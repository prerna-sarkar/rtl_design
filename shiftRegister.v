==> flow/design.v <==
module shift_register (clk, clken, SI, SO);
parameter WIDTH = 32;  
input clk, clken, SI;  
output SO;  
reg [WIDTH-1:0] shreg;  
always @(posedge clk)
begin
  if (clken)  
    shreg = {shreg[WIDTH-2:0], SI};  
end
assign SO = shreg[WIDTH-1];  
endmodule
### Tool chain data of shift_register

Tool output for the design above, in the order of the flow.
Line numbers count from 1 in the design file above.
Operators: Yosys type, input widths -> output width; for muxes data width and select width s.
The mark -- stands for no value.

| design | value |
|---|---|
| design top | shift_register |
| clock | clk |
| standard-cell library | sky130hd |
| library corner | tt_025C_1v80 |

### After elaboration

Source: Yosys, flattened and elaborated, memories not mapped. Widths are those after wreduce; folded enables and synchronous resets count as part of the registers. Registers that Yosys merges into a memory's read port (data or address) are not register bits. Print and check cells do not count. Equal cells are merged and count once.

| bit counts | value |
|---|---|
| input port bits | 3 |
| register bits | 32 |
| output and inout port bits | 1 |
| word-level cells | 1 |

### Logic depth

Yosys ltp: most cells in a row. Word level: on the elaborated netlist, between registers, memories and ports. Mapped: between sequential cells and ports; inverters and the memories' decode and read muxes count.

| depth | value |
|---|---|
| depth after elaboration | 0 |
| ABC_AREA | 1 |
| gate-level depth with buffers | 0 |
| gate-level depth less buffers | 0 |

### Mapped cells and area

Yosys stat after the flow's synthesis: flattened, memories mapped to cells. It holds for the ABC_AREA given above (unset counts as 0); a run with the other value may have another netlist.

Cell types:

| type | count | total area (µm²) |
|---|---|---|
| sky130_fd_sc_hd__edfxtp_1 | 32 | 960.922 |

| mapped netlist | value |
|---|---|
| area of sequential cells | 0.0009609 mm² |
| mapped flip-flops | 32 |
| standard cells after synthesis | 32 |
| chip area (Yosys) | 0.0009609 mm² |
| buffers | 0 |

### Worst setup path after synthesis

Source: OpenSTA report_checks on the synthesized netlist (no wires, ideal clock, input and output delay 20% of the period each), path of least setup slack; recovery checks are left aside. Register names are those of the netlist, which keeps one name where synthesis merged equal registers.

| timing after synthesis | value |
|---|---|
| kind | reg-to-reg |
| start | register shreg[9] |
| end | register shreg[10] |
| data required time | 0.310 ns |
| path buffers | 0 |
| stages on the path | 1 |
| library setup time | 0.266 ns |
| setup slack | -0.013 ns |
| delay of the path | 0.589 ns |
| launch time at the first pin | 0.000 ns |
| clock period | 0.576 ns |
| data arrival time | 0.323 ns |
| synthesis period reached | 0.589 ns |

"delay of the path" is the arrival time less input delay plus setup time.
"stages on the path" counts driving pins, that of a launching flip-flop among them; a cell with two outputs on the path counts twice.
"synthesis period reached" is the clock period less the worst setup slack; recovery checks do not enter. This is arithmetic on one report: input and output delays are still those of the set period (20% each).

| between the ends, after synthesis | value |
|---|---|
| path through | sky130_fd_sc_hd__edfxtp_1 |
| length of the longest elaborated chain | 0 |
| elaborated cells between the ends (all ways) | 0 |
| source lines of those cells | 0 |

RTL lines, path after synthesis:

| item | RTL line | text |
|---|---|---|
| from (decl) | 5 | `reg [WIDTH-1:0] shreg;` |
| from (assign) | 9 | `shreg = {shreg[WIDTH-2:0], SI};` |
| to (assign) | 9 |  |
| to (decl) | 5 |  |

### Worst path after layout

From the final timing report of record 2: the path of least setup slack in the routed layout; clock arrival at registers is part of the times.

| timing after layout | value |
|---|---|
| kind | reg-to-output |
| start | register shreg[31] |
| end | output SO |
| data arrival time | 0.77 ns |
| launch time at the first pin | 0.27 ns |
| stages on the path | 2 |
| data required time | 0.48 ns |
| output delay | 0.12 ns |
| path buffers | 1 |
| setup slack | -0.30 ns |
| clock period | 0.595 ns |

| between the ends, after layout | value |
|---|---|
| path through | sky130_fd_sc_hd__edfxtp_1 -> sky130_fd_sc_hd__buf_2 |
| length of the longest elaborated chain | 0 |
| elaborated cells between the ends (all ways) | 0 |
| source lines of those cells | 0 |

RTL lines, path after layout:

| item | RTL line | text |
|---|---|---|
| from (decl) | 5 | `reg [WIDTH-1:0] shreg;` |
| from (assign) | 9 | `shreg = {shreg[WIDTH-2:0], SI};` |
| to (decl) | 4 | `output SO;` |

Subject: shift_register on sky130hd, stored results

Hello all,

Settings and measured results of 2 stored flow runs for module shift_register (sky130hd), not sorted in any way. The constraints put input and output delay at 20% of the set period each and load the outputs with 0.01 pF.
"clock period reached" means the clock period less the worst setup slack. The figure is calculated, with input and output delays left at 20% of the set period.
"worst path time": the worst setup path's part of the clock period (all of it between registers, 20% less for each end at a port) less its slack. A launch clock that arrives late makes it longer, a capture clock that arrives late makes it shorter.
"power consumption" is the tool's figure for a default switching activity; nothing was simulated.
Settings: -- = not set for that run.
A result given as -- is not shown for that run.

| name | record 1 | record 2 |
|---|---|---|
| period_ns | 1.1 | 0.595 |
| CORE_UTILIZATION | 72 | 18 |
| SETUP_SLACK_MARGIN | 0.14 | 0.16 |
| CORE_ASPECT_RATIO | 0.53 | -- |
| CORE_MARGIN | 7 | 2 |
| GPL_TIMING_DRIVEN | 1 | -- |
| GPL_ROUTABILITY_DRIVEN | 0 | -- |
| CAP_MARGIN | 35 | 5 |
| MIN_ROUTING_LAYER | met2 | -- |
| SLEW_MARGIN | 20 | 20 |
| PLACE_DENSITY_LB_ADDON | -- | 0.23 |
| TNS_END_PERCENT | -- | 65 |
| ABC_AREA | -- | 1 |
| worst-case hold slack (ns) | -- | 0.136 |
| total negative slack (ns) | -- | -1.036 |
| netlist area reported by Yosys (mm²) | -- | 0.0009609 |
| power consumption (W) | -- | 0.004256 |
| die footprint (mm²) | -- | 0.005939 |
| worst path time (ns) | -- | 0.77 |
| worst setup path type | -- | reg-to-output |
| standard-cell area after layout (mm²) | -- | 0.0012562 |
| clock period reached (ns) | -- | 0.890 |
| setup slack of the worst path (ns) | -- | -0.295 |

Record 1: not finished: floorplanning ended with error PDN-0185

Thanks
